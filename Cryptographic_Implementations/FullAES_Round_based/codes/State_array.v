==> flow/design.v <==
module state_array(clk, op_ctrl, inp_ctrl, s20_ctrl,
    state_in_ctrl, pt_shared, RK, key_in, from_SB,
    MCout, to_SB, to_kronecker,
    MC_in, Out);
    input clk;
    input inp_ctrl, s20_ctrl, state_in_ctrl;
    input [1 : 0] op_ctrl;
    input [15 : 0] pt_shared, RK, key_in, from_SB;
    input [63 : 0] MCout;
    output [15 : 0] to_SB, to_kronecker;
    output [63 : 0] MC_in;
    output [255 : 0] Out;
    wire [15 : 0] data2xor, mux_to_s20,
    key2xor, mux_to_s33,
    s00, s01, s02, s03,
    s10, s11, s12, s13,
    s20, s21, s22, s23,
    s30, s31, s32, s33;
    assign MC_in = {s31, s21, s11, s01};
    state_mux St00 (clk, s10, s13, s10, s10, op_ctrl, s00);
    state_mux St10 (clk, s20, s20, s20, s20, op_ctrl, s10);
    state_mux St20 (clk, mux_to_s20, s31, mux_to_s20, to_kronecker, op_ctrl, s20);
    mux_2to1 #(16) mux_before_s20 (to_kronecker, s30, s20_ctrl, mux_to_s20);
    state_mux St30 (clk, s01, s03, MCout[15:0], s01, op_ctrl, s30);
    state_mux St01 (clk, s11, s10, MCout[31:16], s11, op_ctrl, s01);
    state_mux St11 (clk, s21, s21, MCout[47:32], s21, op_ctrl, s11);
    state_mux St21 (clk, s31, s32, MCout[63:48], s31, op_ctrl, s21);
    state_mux St31 (clk, s02, from_SB, s02, s02, op_ctrl, s31);
    state_mux St02  (clk, s12, s11, s12, s12, op_ctrl, s02);
    state_mux St12  (clk, s22, s22, s22, s22, op_ctrl, s12);
    state_mux St22 (clk, s32, s33, s32, s32, op_ctrl, s22);
    state_mux St32 (clk, s03, s01, s03, s03, op_ctrl, s32);
    state_mux St03 (clk, s13, s12, s13, s13, op_ctrl, s03);
    state_mux St13 (clk, s23, s23, s23, s23, op_ctrl, s13);
    state_mux St23 (clk, s33, s30, s33, s33, op_ctrl, s23);
    state_mux St33 (clk, mux_to_s33, s02, mux_to_s33, mux_to_s33, op_ctrl, s33);
    mux_2to1 #(16) inst_mux2s33 (s00, from_SB, state_in_ctrl, mux_to_s33);
    assign to_SB = s00;
    mux_2to1 #(16) MUX_data (pt_shared, s30, inp_ctrl, data2xor);
    mux_2to1 #(16) MUX_key (key_in , RK, inp_ctrl, key2xor);
    assign to_kronecker = key2xor ^ data2xor;
    assign Out[127:0] = {s30[7 : 0], s01[7 : 0], s11[7 : 0], s21[7 : 0],
    s31[7 : 0], s02[7 : 0], s12[7 : 0], s22[7 : 0],
    s32[7 : 0], s03[7 : 0], s13[7 : 0], s23[7 : 0],
    s33[7 : 0], s00[7 : 0], s10[7 : 0], s20[7 : 0]};
    assign Out[255:128] = {s30[15 : 8], s01[15 : 8], s11[15 : 8], s21[15 : 8],
    s31[15 : 8], s02[15 : 8], s12[15 : 8], s22[15 : 8],
    s32[15 : 8], s03[15 : 8], s13[15 : 8], s23[15 : 8],
    s33[15 : 8], s00[15 : 8], s10[15 : 8], s20[15 : 8]};
endmodule
module mux_2to1 #(parameter N = 8)  (a, b, sel, y);
    input [N-1 : 0] a, b;
    input sel;
    output [N-1 : 0] y;
    assign y = (sel) ? (b) : (a);
endmodule
module mux_4to1(a, b, c, d, sel, y);
    input [15 : 0] a, b, c, d;
    input [1 : 0] sel;
    output reg [15 : 0] y;
    always @ (*) begin
        case (sel)
            2'b00 : y = a;
            2'b01 : y = b;
            2'b10 : y = c;
            2'b11 : y = d;
        endcase
    end
endmodule
module register #(parameter N = 1)(in, clk, out);
    input [N-1 : 0] in;
    input clk;
    output [N-1 : 0] out;
    reg [N-1 : 0] r_out;
    assign out = r_out;
    always @ (posedge clk) begin
        r_out <= in;
    end
endmodule
module state_mux (clk, Meander, SR, MC, data_ld, ctrl, out);
    input[15 : 0] Meander, SR, MC, data_ld;
    input [1 : 0] ctrl;
    input clk;
    output [15 : 0] out;
    wire [15 : 0] mux2reg;
    mux_4to1 MUX_inst (Meander, SR, MC, data_ld, ctrl, mux2reg);
    register #(16) REG_inst (mux2reg, clk, out);
endmodule
# Reports on state_array
# Tool output for the design above, in the order of the flow.
# Lines are those of the file above, counted from 1.
# Library cell names are shortened.
# Not given: --
# design
top	state_array
clock_port	clk
cell_library	sky130hd
corner	tt_025C_1v80

# Word level
# Yosys after proc, flatten, opt, wreduce and memory -nomap, before mapping. Enables and synchronous resets that opt folds into registers are not counted as muxes. Memory bits, and registers merged into a memory's read port (data or address), are not among the register bits. Print and check cells are not counted. Equal cells are merged and count once.
# bits
register_bits	256
word_cells	46
output_inout_bits	352
# op_classes
reduce_logical	6
bitwise	1
n_mux	20
n_eq	3
# ops
cell	n
16-bit case mux with 2-bit select	9
16-bit case mux with 3-bit select	4
16-bit 2-to-1 mux	7
16-bit bitwise XOR	1
3-bit OR reduction	2
2-bit equality test (second input constant)	2
2-bit OR reduction	2
4-bit OR reduction	1
2-bit by 1-bit equality test with 1-bit output (second input constant)	1
2-bit logical NOT	1

# Depth
# Longest topological path by Yosys (ltp), each cell counted once; first at word level (registers and memories cut), then after technology mapping (sequential cells cut; the memories' decode and read muxes count).
# depth
ltp_word	4
abc_area	0
depth_mapped	8

# Mapped cells and area
# Yosys stat after the flow's synthesis: flattened, memories mapped to cells. It holds for the ABC_AREA given above (unset counts as 0); a run with the other value may have another netlist.
# types
type	n	type_area_um2
dfxtp_1	256	5.12E+03
mux2_2	128	1.44E+03
buf_4	97	728.198
a22oi_1	48	360.346
o21ai_0	65	325.312
mux2i_1	32	320.307
nand2_1	72	270.259
xnor2_1	24	210.202
a21o_1	24	180.173
buf_2	19	95.091
nand2b_1	12	75.072
xor2_1	8	70.067
o221a_1	6	67.565
o221a_2	6	67.565
ha_1	5	62.56
clkbuf_1	12	45.043
o221ai_1	4	35.034
buf_6	3	33.782
# Not listed: further types 4, cells in them 12.
# synth_totals
flip_flops	256
cells	833
sequential_area_mm2	0.0051249
area_mm2	0.0095804
# The figures by module come from a second, unflattened synthesis with its own total; it is not the netlist above.
# hier_totals
cells_unflattened	744
area_unflattened_mm2	0.0136481
# Each row is one instance without its submodules.
# by_module
module	area_mm2	n_cells	instances
mux_4to1	0.0004242	20	16
register #(N=16)	0.0003203	16	16
mux_2to1 #(N=16)	0.000249	18	4
state_array	0.0007407	96	1
state_mux	0	0	16

# Path before layout
# OpenSTA on the mapped netlist: ideal clock, no wires. The path of least setup slack (recovery checks aside). Input and output delay are each 20% of the period. Register names are those of the netlist, which keeps one name where synthesis merged equal registers.
# synth_path
kind	input -> register
from	input port op_ctrl[0]
to	register St20.REG_inst.r_out[10]
tclk_ns	1.65
stages	7
input_delay_ns	0.330
arrival_time_ns	1.377
delay_ns	1.166
setup_slack_ns	0.155
path_buffers	2
synth_period_reached_ns	1.495
# "delay_ns" is the arrival time less input delay plus setup time.
# "stages" counts driving pins, that of a launching flip-flop among them; a cell with two outputs on the path counts twice.
# "synth_period_reached_ns" is the clock period less the worst setup slack; recovery checks do not enter. This is arithmetic on one report: input and output delays are still those of the set period (20% each).
# The rows between start and end are the longest chain of elaborated cells between them; the timing report does not say that the signal goes this way. Where chains are equally long, one stands for them.
# Each line given opens the expression or statement behind the cell; cells for indexed reads and writes are added by Yosys, which also makes memories of some case tables.
# synth_via
cell_sequence	inv_1 ha_1 buf_6 o21a_4 buf_6 a21o_1 o221a_1
elab_chain_len	3
cells_between	6
cone_classes	3 x eq/ne; 1 x mux; 2 x reduce/logical
# synth_rtl
item	line	source
from (decl)	7	input [1 : 0] op_ctrl;
2-bit equality test	62	case (sel)
2-bit OR reduction	--
16-bit case mux with 3-bit select	62
to (assign)	77	r_out <= in;
to (decl)	74	reg [N-1 : 0] r_out;

# Worst path after layout
# From the final timing report of job 1: the path of least setup slack in the routed layout; clock arrival at registers is part of the times.
# layout_path
kind	input -> output
from	input port key_in[10]
to	output port to_kronecker[10]
input_delay_ns	0.54
stages	4
path_buffers	2
setup_slack_ns	0.25
tclk_ns	2.7
arrival_time_ns	1.91
output_delay_ns	0.54
# The rows between start and end are the longest chain of elaborated cells between them; the timing report does not say that the signal goes this way. Where chains are equally long, one stands for them.
# layout_via
cell_sequence	clkdlybuf4s50_1 xnor2_1 mux2i_1 clkdlybuf4s50_1
elab_chain_len	2
cells_between	2
cone_classes	1 x mux; 1 x logic
# layout_rtl
item	line	source
from (decl)	8	input [15 : 0] pt_shared, RK, key_in, from_SB;
16-bit 2-to-1 mux	55	assign y = (sel) ? (b) : (a);
16-bit bitwise XOR	41	assign to_kronecker = key2xor ^ data2xor;
to (decl)	10	output [15 : 0] to_SB, to_kronecker;

## Implementation results

state_array through Yosys and OpenROAD on sky130hd: 2 stored runs, unordered, with their settings and measured results. The constraints put input and output delay at 20% of the set period each and load the outputs with 0.01 pF.
"period_reached_ns": clock period set for the run, less the worst setup slack. It is reckoned from that one timing run; input and output delays stay at 20% of the period that was set.
"worst_path_time_ns": the worst setup path's part of the clock period (all of it between registers, 20% less for each end at a port) less its slack. A launch clock that arrives late makes it longer, a capture clock that arrives late makes it shorter.
By "power_uw" is meant OpenSTA's value without simulated activity: inputs other than the clock are taken to toggle once in ten clock periods, and the tool carries that through the logic.

Job 1, flow files:
==> flow/run.sh <==
#!/bin/bash
# the make line also repeats the synthesis and layout settings of config.mk as NAME=value (left out here)
make -C /OpenROAD-flow-scripts/flow DESIGN_CONFIG=/design/flow/config.mk WORK_HOME=/design/flow/orfs CLKGATE_MAP_FILE= finish
==> flow/config.mk <==
export PLATFORM = sky130hd
export DESIGN_NAME = state_array
export DESIGN_NICKNAME = state_array
export VERILOG_FILES = /design/flow/design.v
export SDC_FILE = /design/flow/constraint.sdc
export NUM_CORES = 4
export LEC_CHECK = 0
export CAP_MARGIN = 20
export CORE_MARGIN = 2
export CORE_UTILIZATION = 32
export CTS_CLUSTER_DIAMETER = 371
export CTS_CLUSTER_SIZE = 62
export GPL_ROUTABILITY_DRIVEN = 0
export HOLD_SLACK_MARGIN = 0.16
export MAX_ROUTING_LAYER = met4
export PLACE_DENSITY_LB_ADDON = 0.29
export SETUP_SLACK_MARGIN = 0.2
export SLEW_MARGIN = 20
export TNS_END_PERCENT = 75
==> flow/constraint.sdc <==
create_clock -name core_clock -period 2.7 [get_ports {clk}]
set_input_delay 0.5400 -clock core_clock [delete_from_list [all_inputs] [get_ports {clk}]]
set_output_delay 0.5400 -clock core_clock [all_outputs]
set_load 0.01 [all_outputs]

==> results of job 1, as CSV <==
result,value
synth_area_mm2,0.0095804
die_area_mm2,0.0313396
finish.stdcell_area_mm2,0.0145452
finalUtil_frac,0.492
setup_ws_ns,0.249
final_setup_tns_ns,0.000
hold_worst_slack_ns,0.352
power_uw,10994
period_reached_ns,2.451
worst_path_time_ns,1.37
path_kind,"input -> output"

Job 2, flow files:
==> flow/run.sh <==
#!/bin/bash
# the make line also repeats the synthesis and layout settings of config.mk as NAME=value (left out here)
make -C /OpenROAD-flow-scripts/flow DESIGN_CONFIG=/design/flow/config.mk WORK_HOME=/design/flow/orfs CLKGATE_MAP_FILE= finish
==> flow/config.mk <==
export PLATFORM = sky130hd
export DESIGN_NAME = state_array
export DESIGN_NICKNAME = state_array
export VERILOG_FILES = /design/flow/design.v
export SDC_FILE = /design/flow/constraint.sdc
export NUM_CORES = 4
export LEC_CHECK = 0
export ABC_AREA = 0
export CAP_MARGIN = 20
export CORE_ASPECT_RATIO = 1.38
export CORE_MARGIN = 2
export CORE_UTILIZATION = 40
export CTS_CLUSTER_SIZE = 25
export SLEW_MARGIN = 20
export TNS_END_PERCENT = 45
==> flow/constraint.sdc <==
create_clock -name core_clock -period 1.52 [get_ports {clk}]
set_input_delay 0.3040 -clock core_clock [delete_from_list [all_inputs] [get_ports {clk}]]
set_output_delay 0.3040 -clock core_clock [all_outputs]
set_load 0.01 [all_outputs]

==> results of job 2, as CSV <==
result,value
synth_area_mm2,0.0095804
die_area_mm2,0.0252212
finish.stdcell_area_mm2,0.0154248
finalUtil_frac,0.655
setup_ws_ns,-0.227
final_setup_tns_ns,-1.917
hold_worst_slack_ns,0.343
power_uw,21960
period_reached_ns,1.747
worst_path_time_ns,1.44
path_kind,"register -> output"

==> flow/design.v <==
module Register #(parameter N = 1)(in, clk, out);
    input [N-1 : 0] in;
    input clk;
    output reg [N-1 : 0] out;
    always @ (posedge clk) begin
        out <= in;
    end
endmodule
module SB_TSM_d2 (clk, PRNG, inp_sh0, inp_sh1, inp_sh2, F_sh0, F_sh1, F_sh2);
    input clk;
    input [53 : 0] PRNG;
    input [3 : 0] inp_sh0, inp_sh1, inp_sh2;
    output [3 : 0] F_sh0, F_sh1, F_sh2;
    wire [3 : 0] refreshed_inp_sh0, refreshed_inp_sh1, reg_refreshed_inp_sh1,
        refreshed_inp_sh2, reg1_refreshed_inp_sh2, reg2_refreshed_inp_sh2;
    wire [13 : 0] g0_out, g1_out, g2_out, r0, r10, r11, r10_XOR_r11, reg_r10_XOR_r11,
        g0_refreshed, reg_g0_refreshed, reg_r0, Sop_out0, Sop_out1, Sop_out2,
        intmed_sop_0, reg_intmed_sop_0, intmed_sop_1, reg_intmed_sop_1,
        refreshed_intmed_sop_0, refreshed_intmed_sop_1;
    wire [11 : 0] rand_refresh;
    assign rand_refresh = PRNG[53 : 42];
    assign r0 = PRNG[25 : 12];
    assign r10 = PRNG[39 : 26];
    assign r11 = PRNG[53 : 40];
    inp_referesher inst_input_refresher (inp_sh0, inp_sh1, inp_sh2, rand_refresh, 
        refreshed_inp_sh0, refreshed_inp_sh1, refreshed_inp_sh2);
    gi_func inst_g0 (refreshed_inp_sh0, g0_out);
    signal_blinder #(14) inst_g0_refrehser (g0_out, r0, g0_refreshed);
    Register #(14) inst_reg_g0 (g0_refreshed, clk, reg_g0_refreshed);
    Register #(14) inst_reg_r0 (r0, clk, reg_r0);
    Register #(4) inst_reg_sh1(refreshed_inp_sh1, clk, reg_refreshed_inp_sh1);
    gi_func inst_g1 (reg_refreshed_inp_sh1, g1_out);
    Sop_intermed  inst_sop_intermed (reg_g0_refreshed, reg_r0, g1_out, intmed_sop_0, intmed_sop_1);
    signal_blinder #(14) inst_refresh_sh0 (intmed_sop_0, r10, refreshed_intmed_sop_0);
    signal_blinder #(14) inst_refresh_sh1 (intmed_sop_1, r11, refreshed_intmed_sop_1);
    Register #(14) inst_after_Sop0 (refreshed_intmed_sop_0, clk, reg_intmed_sop_0);
    Register #(14) inst_after_Sop1 (refreshed_intmed_sop_1, clk, reg_intmed_sop_1);
    assign r10_XOR_r11 = (r10 ^ r11);
    Register #(14) inst_rand_after_sop(r10_XOR_r11, clk, reg_r10_XOR_r11);
    Register #(4) inst_reg1_sh2(refreshed_inp_sh2, clk, reg1_refreshed_inp_sh2);
    Register #(4) inst_reg2_sh2(reg1_refreshed_inp_sh2, clk, reg2_refreshed_inp_sh2);
    gi_func inst_g2 (reg2_refreshed_inp_sh2, g2_out);
    Sop_at_out inst_final_SOP (reg_intmed_sop_0, reg_intmed_sop_1, reg_r10_XOR_r11, g2_out, Sop_out0,  Sop_out1, Sop_out2);
    assign F_sh0[0] = 1'b1 ^ Sop_out0[0] ^ Sop_out0[1] ^ Sop_out0[4] ^ Sop_out0[6] ^ Sop_out0[7] ^ Sop_out0[9] ^ Sop_out0[13]; 
    assign F_sh0[1] = 1'b1 ^ Sop_out0[5] ^ Sop_out0[7] ^ Sop_out0[8] ^ Sop_out0[10] ^ Sop_out0[13];
    assign F_sh0[2] = Sop_out0[0] ^ Sop_out0[3] ^ Sop_out0[5] ^ Sop_out0[6] ^ Sop_out0[9] ^ Sop_out0[10] ^ Sop_out0[12];
    assign F_sh0[3] = 1'b1 ^ Sop_out0[0] ^ Sop_out0[2] ^ Sop_out0[4] ^ Sop_out0[7] ^ Sop_out0[11] ^ Sop_out0[12] ^ Sop_out0[13];
    assign F_sh1[0] = Sop_out1[0] ^ Sop_out1[1] ^ Sop_out1[4] ^ Sop_out1[6]  ^ Sop_out1[7]  ^ Sop_out1[9]  ^ Sop_out1[13];
    assign F_sh1[1] = Sop_out1[5] ^ Sop_out1[7] ^ Sop_out1[8] ^ Sop_out1[10] ^ Sop_out1[13];
    assign F_sh1[2] = Sop_out1[0] ^ Sop_out1[3] ^ Sop_out1[5] ^ Sop_out1[6]  ^ Sop_out1[9]  ^ Sop_out1[10] ^ Sop_out1[12];
    assign F_sh1[3] = Sop_out1[0] ^ Sop_out1[2] ^ Sop_out1[4] ^ Sop_out1[7]  ^ Sop_out1[11] ^ Sop_out1[12] ^ Sop_out1[13];
    assign F_sh2[0] = Sop_out2[0] ^ Sop_out2[1] ^ Sop_out2[4] ^ Sop_out2[6]  ^ Sop_out2[7]  ^ Sop_out2[9]  ^ Sop_out2[13];
    assign F_sh2[1] = Sop_out2[5] ^ Sop_out2[7] ^ Sop_out2[8] ^ Sop_out2[10] ^ Sop_out2[13];
    assign F_sh2[2] = Sop_out2[0] ^ Sop_out2[3] ^ Sop_out2[5] ^ Sop_out2[6]  ^ Sop_out2[9]  ^ Sop_out2[10] ^ Sop_out2[12];
    assign F_sh2[3] = Sop_out2[0] ^ Sop_out2[2] ^ Sop_out2[4] ^ Sop_out2[7]  ^ Sop_out2[11] ^ Sop_out2[12] ^ Sop_out2[13];
endmodule
module Sop_intermed (reg_g0, reg_r0, g1_out, out_sh0, out_sh1);
    input  [13 : 0] reg_g0, reg_r0, g1_out;
    output [13 : 0] out_sh0, out_sh1;
    assign out_sh0[0] = reg_g0[0];
    assign out_sh1[0] = reg_r0[0] ^ g1_out[0];
    assign out_sh0[1] = reg_g0[1];
    assign out_sh1[1] = reg_r0[1] ^ g1_out[1];
    assign out_sh0[2] = reg_g0[2];
    assign out_sh1[2] = reg_r0[2] ^ g1_out[2];
    assign out_sh0[3] = reg_g0[3];
    assign out_sh1[3] = reg_r0[3] ^ g1_out[3];
    assign out_sh0[4] = reg_g0[4] ^ (reg_g0[0] & g1_out[1]) ^ (reg_g0[1] & g1_out[0]);
    assign out_sh1[4] = reg_r0[4] ^ (reg_r0[0] & g1_out[1]) ^ (reg_r0[1] & g1_out[0]) ^ g1_out[4];
    assign out_sh0[5] = reg_g0[5] ^ (reg_g0[0] & g1_out[2]) ^ (reg_g0[2] & g1_out[0]);
    assign out_sh1[5] = reg_r0[5] ^ (reg_r0[0] & g1_out[2]) ^ (reg_r0[2] & g1_out[0]) ^ g1_out[5];
    assign out_sh0[6] = reg_g0[6] ^ (reg_g0[0] & g1_out[3]) ^ (reg_g0[3] & g1_out[0]);
    assign out_sh1[6] = reg_r0[6] ^ (reg_r0[0] & g1_out[3]) ^ (reg_r0[3] & g1_out[0]) ^ g1_out[6];
    assign out_sh0[7] = reg_g0[7] ^ (reg_g0[1] & g1_out[2]) ^ (reg_g0[2] & g1_out[1]);
    assign out_sh1[7] = reg_r0[7] ^ (reg_r0[1] & g1_out[2]) ^ (reg_r0[2] & g1_out[1]) ^ g1_out[7];;
    assign out_sh0[8] = reg_g0[8] ^ (reg_g0[1] & g1_out[3]) ^ (reg_g0[3] & g1_out[1]);
    assign out_sh1[8] = reg_r0[8] ^ (reg_r0[1] & g1_out[3]) ^ (reg_r0[3] & g1_out[1]) ^ g1_out[8];;
    assign out_sh0[9] = reg_g0[9] ^ (reg_g0[2] & g1_out[3]) ^ (reg_g0[3] & g1_out[2]);
    assign out_sh1[9] = reg_r0[9] ^ (reg_r0[2] & g1_out[3]) ^ (reg_r0[3] & g1_out[2]) ^ g1_out[9];
    assign out_sh0[10] = out_sh0[4] & g1_out[2] ^ reg_g0[10] ^ reg_g0[5] & g1_out[1] ^ 
           reg_g0[7] & g1_out[0] ^ reg_g0[2] & g1_out[4];
    assign out_sh1[10] = out_sh1[4] & g1_out[2] ^ reg_r0[10] ^ reg_r0[5] & g1_out[1] ^ reg_r0[7] & g1_out[0] ^ reg_r0[2] & g1_out[4];
    assign out_sh0[11] = out_sh0[4] & g1_out[3] ^ reg_g0[11] ^ reg_g0[6] & g1_out[1] ^ 
           reg_g0[8] & g1_out[0] ^ reg_g0[3] & g1_out[4];
    assign out_sh1[11] = out_sh1[4] & g1_out[3] ^ reg_r0[11] ^ reg_r0[6] & g1_out[1] ^ reg_r0[8] & g1_out[0] ^ reg_r0[3] & g1_out[4];
    assign out_sh0[12] = out_sh0[5] & g1_out[3] ^ reg_g0[12] ^ reg_g0[6] & g1_out[2] ^ 
           reg_g0[9] & g1_out[0] ^ reg_g0[3] & g1_out[5];
    assign out_sh1[12] = out_sh1[5] & g1_out[3] ^ reg_r0[12] ^ reg_r0[6] & g1_out[2] ^ reg_r0[9] & g1_out[0] ^ reg_r0[3] & g1_out[5];
    assign out_sh0[13] = out_sh0[7] & g1_out[3] ^ reg_g0[13] ^ reg_g0[8] & g1_out[2] ^ 
           reg_g0[9] & g1_out[1] ^ reg_g0[3] & g1_out[7];
    assign out_sh1[13] = out_sh1[7] & g1_out[3] ^ reg_r0[13] ^ reg_r0[8] & g1_out[2] ^ reg_r0[9] & g1_out[1] ^ reg_r0[3] & g1_out[7];
endmodule
module Sop_at_out (share0, share1, reg_rnd, g2, Sop_out0,  Sop_out1, Sop_out2);
    input[13 : 0] share0, share1, reg_rnd, g2;
    output [13 : 0] Sop_out0,  Sop_out1, Sop_out2;
    assign Sop_out0[0] = share0[0];           
    assign Sop_out1[0] = share1[0];
    assign Sop_out2[0] = reg_rnd [0] ^ g2[0];
    assign Sop_out0[1] = share0[1];           
    assign Sop_out1[1] = share1[1];
    assign Sop_out2[1] = reg_rnd [1] ^ g2[1];
    assign Sop_out0[2] = share0[2];           
    assign Sop_out1[2] = share1[2];
    assign Sop_out2[2] = reg_rnd [2] ^ g2[2];
    assign Sop_out0[3] = share0[3];           
    assign Sop_out1[3] = share1[3];
    assign Sop_out2[3] = reg_rnd [3] ^ g2[3];
    assign Sop_out0[4] = share0[4] ^ (share0[0] & g2[1]) ^ (share0[1] & g2[0]);
    assign Sop_out1[4] = share1[4] ^ (share1[0] & g2[1]) ^ (share1[1] & g2[0]);
    assign Sop_out2[4] = reg_rnd [4] ^ (reg_rnd [0] & g2[1]) ^ (reg_rnd [1] & g2[0]) ^ g2[4];
    assign Sop_out0[5] = share0[5] ^ (share0[0] & g2[2]) ^ (share0[2] & g2[0]);
    assign Sop_out1[5] = share1[5] ^ (share1[0] & g2[2]) ^ (share1[2] & g2[0]);
    assign Sop_out2[5] = reg_rnd [5] ^ (reg_rnd [0] & g2[2]) ^ (reg_rnd [2] & g2[0]) ^ g2[5];
    assign Sop_out0[6] = share0[6] ^ (share0[0] & g2[3]) ^ (share0[3] & g2[0]);
    assign Sop_out1[6] = share1[6] ^ (share1[0] & g2[3]) ^ (share1[3] & g2[0]);
    assign Sop_out2[6] = reg_rnd [6] ^ (reg_rnd [0] & g2[3]) ^ (reg_rnd [3] & g2[0]) ^ g2[6];
    assign Sop_out0[7] = share0[7] ^ (share0[1] & g2[2]) ^ (share0[2] & g2[1]);
    assign Sop_out1[7] = share1[7] ^ (share1[1] & g2[2]) ^ (share1[2] & g2[1]);
    assign Sop_out2[7] = reg_rnd [7] ^ (reg_rnd [1] & g2[2]) ^ (reg_rnd [2] & g2[1]) ^ g2[7];;
    assign Sop_out0[8] = share0[8] ^ (share0[1] & g2[3]) ^ (share0[3] & g2[1]);
    assign Sop_out1[8] = share1[8] ^ (share1[1] & g2[3]) ^ (share1[3] & g2[1]);
    assign Sop_out2[8] = reg_rnd [8] ^ (reg_rnd [1] & g2[3]) ^ (reg_rnd [3] & g2[1]) ^ g2[8];;
    assign Sop_out0[9] = share0[9] ^ (share0[2] & g2[3]) ^ (share0[3] & g2[2]);
    assign Sop_out1[9] = share1[9] ^ (share1[2] & g2[3]) ^ (share1[3] & g2[2]);
    assign Sop_out2[9] = reg_rnd [9] ^ (reg_rnd [2] & g2[3]) ^ (reg_rnd [3] & g2[2]) ^ g2[9];
    assign Sop_out0[10] = Sop_out0[4] & g2[2] ^ share0[10] ^ share0[5] & g2[1] ^ 
           share0[7] & g2[0] ^ share0[2] & g2[4];
    assign Sop_out1[10] = Sop_out1[4] & g2[2] ^ share1[10] ^ share1[5] & g2[1] ^ 
           share1[7] & g2[0] ^ share1[2] & g2[4];
    assign Sop_out2[10] = Sop_out2[4] & g2[2] ^ reg_rnd[10] ^ reg_rnd[5] & g2[1] ^ reg_rnd[7] & g2[0] ^ reg_rnd[2] & g2[4];
    assign Sop_out0[11] = Sop_out0[4] & g2[3] ^ share0[11] ^ share0[6] & g2[1] ^ 
           share0[8] & g2[0] ^ share0[3] & g2[4];
    assign Sop_out1[11] = Sop_out1[4] & g2[3] ^ share1[11] ^ share1[6] & g2[1] ^ 
           share1[8] & g2[0] ^ share1[3] & g2[4];
    assign Sop_out2[11] = Sop_out2[4] & g2[3] ^ reg_rnd[11] ^ reg_rnd[6] & g2[1] ^ reg_rnd[8] & g2[0] ^ reg_rnd[3] & g2[4];
    assign Sop_out0[12] = Sop_out0[5] & g2[3] ^ share0[12] ^ share0[6] & g2[2] ^ 
           share0[9] & g2[0] ^ share0[3] & g2[5];
    assign Sop_out1[12] = Sop_out1[5] & g2[3] ^ share1[12] ^ share1[6] & g2[2] ^ 
           share1[9] & g2[0] ^ share1[3] & g2[5];
    assign Sop_out2[12] = Sop_out2[5] & g2[3] ^ reg_rnd[12] ^ reg_rnd[6] & g2[2] ^ reg_rnd[9] & g2[0] ^ reg_rnd[3] & g2[5];
    assign Sop_out0[13] = Sop_out0[7] & g2[3] ^ share0[13] ^ share0[8] & g2[2] ^ 
           share0[9] & g2[1] ^ share0[3] & g2[7];
    assign Sop_out1[13] = Sop_out1[7] & g2[3] ^ share1[13] ^ share1[8] & g2[2] ^ 
           share1[9] & g2[1] ^ share1[3] & g2[7];
    assign Sop_out2[13] = Sop_out2[7] & g2[3] ^ reg_rnd[13] ^ reg_rnd[8] & g2[2] ^ reg_rnd[9] & g2[1] ^ reg_rnd[3] & g2[7];
endmodule
module gi_func (inp, out);
    input [3 : 0] inp;
    output [13 : 0] out;
    wire a, b, c, d;
    assign {a, b, c, d} = inp;
    assign out[0] = a ;
    assign out[1] = b ;
    assign out[2] = c ;
    assign out[3] = d ;
    assign out[4] = a & b ;
    assign out[5] = a & c ;
    assign out[6] = a & d ;
    assign out[7] = b & c ;
    assign out[8] = b & d ;
    assign out[9] = c & d ;
    assign out[10] = a & b & c ;
    assign out[11] = a & b & d ;
    assign out[12] = a & c & d ;
    assign out[13] = b & c & d ;
endmodule  
module inp_referesher (inp_share0, inp_share1, inp_share2, rnd, 
    Out_refreshed_inp_sh0, Out_refreshed_inp_sh1, Out_refreshed_inp_sh2);
    input  [3  : 0] inp_share0, inp_share1, inp_share2;
    input  [11 : 0] rnd;
    output [3  : 0] Out_refreshed_inp_sh0, Out_refreshed_inp_sh1, Out_refreshed_inp_sh2;
    wire [ 3 : 0] r0, r1, r2;
    assign r0 = rnd [3  : 0]; 
    assign r1 = rnd [7  : 4];
    assign r2 = rnd [11 : 8];
    assign Out_refreshed_inp_sh0 = inp_share0 ^ r0 ^ r1;
    assign Out_refreshed_inp_sh1 = inp_share1 ^ r1 ^ r2;
    assign Out_refreshed_inp_sh2 = inp_share2 ^ r0 ^ r2;
endmodule
module signal_blinder #(parameter N = 14) (inp, rnd, Out_refreshed);
    input  [N - 1 : 0] inp, rnd;
    output [N - 1 : 0] Out_refreshed;
    genvar i;
    generate
       for (i = 0 ; i < N ; i = i + 1) begin : gen_blk
           assign Out_refreshed[i] = inp[i] ^ rnd[i];
       end
    endgenerate
endmodule
# Tool chain data of SB_TSM_d2
# Tool output for the design above, in the order of the flow.
# Lines are those of the file above, counted from 1.
# Library cell names are shortened.
# The mark -- stands for no value.
# inputs
top_module,SB_TSM_d2
clock,clk
cell_library,sky130hd
lib_corner,tt_025C_1v80

# Word level
# Yosys after proc, flatten, opt, wreduce and memory -nomap, before mapping. Enables and synchronous resets that opt folds into registers are not counted as muxes. Memory bits, and registers merged into a memory's read port (data or address), are not among the register bits. Print and check cells are not counted. Equal cells are merged and count once.
# classes
add_sub_neg,0
multipliers,0
div_mod_pow,0
cmp,0
n_eq,0
n_shift,0
n_mux,0
logic,439
reduce_and_logical,0
# ops
op,n
XOR 1 bit,268
bitwise AND 1 bit,162
XOR 4 bit,6
XOR 14 bit,1
inverter 1 bit,2
# word_totals
reg_bits,82
latch_bits,0
ram_bits,0
mem_bits_ro,0
clocked_rd_ports_x_width,0
n_memories,0
elab_cells,447

# Depth
# Yosys ltp: most cells in a row. Word level: on the elaborated netlist, between registers, memories and ports. Mapped: between sequential cells and ports; inverters and the memories' decode and read muxes count.
# logic_depth
depth_word,12
abc_area,0
mapped_depth,9
depth_no_buf,6

# Netlist
# The flow's flattened synthesis, as Yosys stat reports it; memories are mapped. The netlist is that of the ABC_AREA named above (0 if unset); the other value can give another one.
# mapped
mapped_cells,566
area_um2,5196.2
seqArea_um2,1641.6
flip_flops,82
n_buf,33
# by_type
cell,n,area_total_um2
dfxtp_1,82,1.64E+03
xnor2_1,130,1.14E+03
xor2_1,62,543.021
xnor3_1,16,360.346
nand2_1,69,258.998
o21ai_0,35,175.168
nor2_1,22,82.579
a32oi_1,9,78.826
clkbuf_1,17,63.811
nor2b_1,9,56.304
buf_2,11,55.053
a22o_1,6,52.55
nor3b_1,7,52.55
o211ai_1,7,52.55
a21oi_1,10,50.048
nand2b_1,8,50.048
mux2_2,4,45.043
inv_1,9,33.782
# Other cell types: 25; their cells: 53.
# The figures by module come from a second, unflattened synthesis with its own total; it is not the netlist above.
# hier_totals
cells_unflattened,539
hier_area_um2,5505.3
# Each row is one instance without its submodules.
# by_module
mod,n_inst,cells,mod_area_um2,mod_seq_area_um2
Register #(N=14),5,14,280.3,280.3
Sop_at_out,1,187,1335.0,0.0
Sop_intermed,1,125,884.6,0.0
SB_TSM_d2,1,49,701.9,0.0
signal_blinder #(N=14),3,14,122.6,0.0
gi_func,3,14,96.3,0.0
inp_referesher,1,12,285.3,0.0
Register #(N=4),3,4,80.1,80.1

# Timing after synthesis
# Path of least setup slack by OpenSTA after synthesis, without wires, with an ideal clock, recovery checks aside; 20% of the period is set as input and as output delay. Where synthesis merged equal registers, the netlist keeps one of their names.
# synth_timing
path_kind,register to output
startpoint,reg inst_reg2_sh2.out[3]
endpoint,out F_sh2[2]
clock_period_ns,2.69
arrival_ns,1.904
required_time_ns,2.152
path_slack_ns,0.248
delay_ns,1.904
driving_pins,8
n_path_buf,1
synth_period_reached_ns,2.442
# "delay_ns" is the arrival time less input delay plus setup time.
# A path that ends at an output port has no setup time.
# "driving_pins": output pins that drive a net of the path, with the launching flip-flop's if there is one; two outputs of one cell count as two.
# "synth_period_reached_ns" is the clock period less the worst setup slack; recovery checks do not enter. This is arithmetic on one report: input and output delays are still those of the set period (20% each).
# The rows between start and end are the longest chain of elaborated cells between them; the timing report does not say that the signal goes this way. Where chains are equally long, one stands for them.
# Each line given opens the expression or statement behind the cell; cells for indexed reads and writes are added by Yosys, which also makes memories of some case tables.
# synth_between
path_cell_list,dfxtp_1 -> buf_4 -> nand2_1 -> mux2_2 -> o22ai_1 -> a32o_1 -> xnor3_1 -> xnor3_1
elab_chain_cells,10
cells_between,33
# synth_rtl
item,line_no,rtl
"start, declared",4,output reg [N-1 : 0] out;
"start, assigned",6,out <= in;
bitwise AND 1 bit,110,assign Sop_out2[4] = reg_rnd [4] ^ (reg_rnd [0] & g2[1]) ^ (reg_rnd [1] & g2[0]) ^ g2[4];
XOR 1 bit (2 in a row),110,
bitwise AND 1 bit,130,assign Sop_out2[10] = Sop_out2[4] & g2[2] ^ reg_rnd[10] ^ reg_rnd[5] & g2[1] ^ reg_rnd[7] & g2[0] ^ reg_rnd[2] ...
XOR 1 bit (4 in a row),130,
XOR 1 bit (2 in a row),54,assign F_sh2[2] = Sop_out2[0] ^ Sop_out2[3] ^ Sop_out2[5] ^ Sop_out2[6]  ^ Sop_out2[9]  ^ Sop_out2[10] ^ Sop_o ...
"end, declared",13,"output [3 : 0] F_sh0, F_sh1, F_sh2;"

# Timing after layout
# Path of least setup slack in the final report of flow run A (OpenROAD, finished layout, wires in). Where an end is a register, its clock arrival counts in the times.
# layout_timing
path_kind,register to output
startpoint,reg inst_reg2_sh2.out[3]
endpoint,out F_sh0[2]
clock_period_ns,3.0
arrival_ns,2.49
required_time_ns,2.40
path_slack_ns,-0.09
driving_pins,10
n_path_buf,3
# The rows between start and end are the longest chain of elaborated cells between them; the timing report does not say that the signal goes this way. Where chains are equally long, one stands for them.
# layout_between
path_cell_list,dfxtp_2 -> buf_4 -> buf_4 -> xor2_4 -> nand2_1 -> xnor2_2 -> xnor2_2 -> xnor2_1 -> xnor3_1 -> dlygate4sd2_1
elab_chain_cells,9
cells_between,27
# layout_rtl
item,line_no,rtl
"start, declared",4,output reg [N-1 : 0] out;
"start, assigned",6,out <= in;
bitwise AND 1 bit,108,assign Sop_out0[4] = share0[4] ^ (share0[0] & g2[1]) ^ (share0[1] & g2[0]);
XOR 1 bit,108,
bitwise AND 1 bit,126,assign Sop_out0[10] = Sop_out0[4] & g2[2] ^ share0[10] ^ share0[5] & g2[1] ^
XOR 1 bit (4 in a row),126,
XOR 1 bit (2 in a row),46,assign F_sh0[2] = Sop_out0[0] ^ Sop_out0[3] ^ Sop_out0[5] ^ Sop_out0[6] ^ Sop_out0[9] ^ Sop_out0[10] ^ Sop_out ...
"end, declared",13,"output [3 : 0] F_sh0, F_sh1, F_sh2;"

Data sheet: physical implementation of SB_TSM_d2

Flow measurements of SB_TSM_d2 on sky130hd: 2 stored runs with different settings, listed in no order. Input and output delays are each 20% of the period that was set; the output load is 0.01 pF.
"period_reached_ns" means the clock period less the worst setup slack. The figure is calculated, with input and output delays left at 20% of the set period.
"worst_path_time_ns" = time allowed to the worst setup path (clock period - input delay - output delay, where it has them) - its slack; a late launch clock adds to it, a late capture clock takes from it.
"total_power_mw": no workload was simulated; the value follows from the tool's default switching activity.

Flow run A, flow files:
==> flow/run.sh <==
#!/bin/bash
# the make line also repeats the synthesis and layout settings of config.mk as NAME=value (left out here)
make -C /OpenROAD-flow-scripts/flow DESIGN_CONFIG=/design/flow/config.mk WORK_HOME=/design/flow/orfs CLKGATE_MAP_FILE= finish
==> flow/config.mk <==
export PLATFORM = sky130hd
export DESIGN_NAME = SB_TSM_d2
export DESIGN_NICKNAME = SB_TSM_d2
export VERILOG_FILES = /design/flow/design.v
export SDC_FILE = /design/flow/constraint.sdc
export NUM_CORES = 4
export LEC_CHECK = 0
export CAP_MARGIN = 20
export CELL_PAD_IN_SITES_GLOBAL_PLACEMENT = 3
export CORE_ASPECT_RATIO = 1.2
export CORE_MARGIN = 3
export CORE_UTILIZATION = 26
export SLEW_MARGIN = 40
export TNS_END_PERCENT = 40
==> flow/constraint.sdc <==
create_clock -name core_clock -period 3.0 [get_ports {clk}]
set_input_delay 0.6000 -clock core_clock [delete_from_list [all_inputs] [get_ports {clk}]]
set_output_delay 0.6000 -clock core_clock [all_outputs]
set_load 0.01 [all_outputs]

==> results of flow run A, as CSV <==
result,value
total_power_mw,8.018
final_setup_ws_ns,-0.094
timing.setup.tns_ns,-0.167
hold_ws_ns,0.326
post_route_util_frac,0.358
worst_path_time_ns,2.49
timing.worst_path_kind,"register to output"
final_die_area_um2,21724.1
synthesis_area_um2,5196.2
final_cell_area_um2,7016.7
period_reached_ns,3.094

Flow run B, flow files:
==> flow/run.sh <==
#!/bin/bash
# the make line also repeats the synthesis and layout settings of config.mk as NAME=value (left out here)
make -C /OpenROAD-flow-scripts/flow DESIGN_CONFIG=/design/flow/config.mk WORK_HOME=/design/flow/orfs CLKGATE_MAP_FILE= finish
==> flow/config.mk <==
export PLATFORM = sky130hd
export DESIGN_NAME = SB_TSM_d2
export DESIGN_NICKNAME = SB_TSM_d2
export VERILOG_FILES = /design/flow/design.v
export SDC_FILE = /design/flow/constraint.sdc
export NUM_CORES = 4
export LEC_CHECK = 0
export CAP_MARGIN = 20
export CORE_MARGIN = 6
export CORE_UTILIZATION = 68
export CTS_CLUSTER_DIAMETER = 29
export CTS_CLUSTER_SIZE = 68
export GPL_TIMING_DRIVEN = 0
export PLACE_DENSITY_LB_ADDON = 0.17
export SETUP_SLACK_MARGIN = 0.22
export SLEW_MARGIN = 20
export TNS_END_PERCENT = 65
==> flow/constraint.sdc <==
create_clock -name core_clock -period 1.42 [get_ports {clk}]
set_input_delay 0.2840 -clock core_clock [delete_from_list [all_inputs] [get_ports {clk}]]
set_output_delay 0.2840 -clock core_clock [all_outputs]
set_load 0.01 [all_outputs]

Flow run B: no results, routing failed with DPL-0038
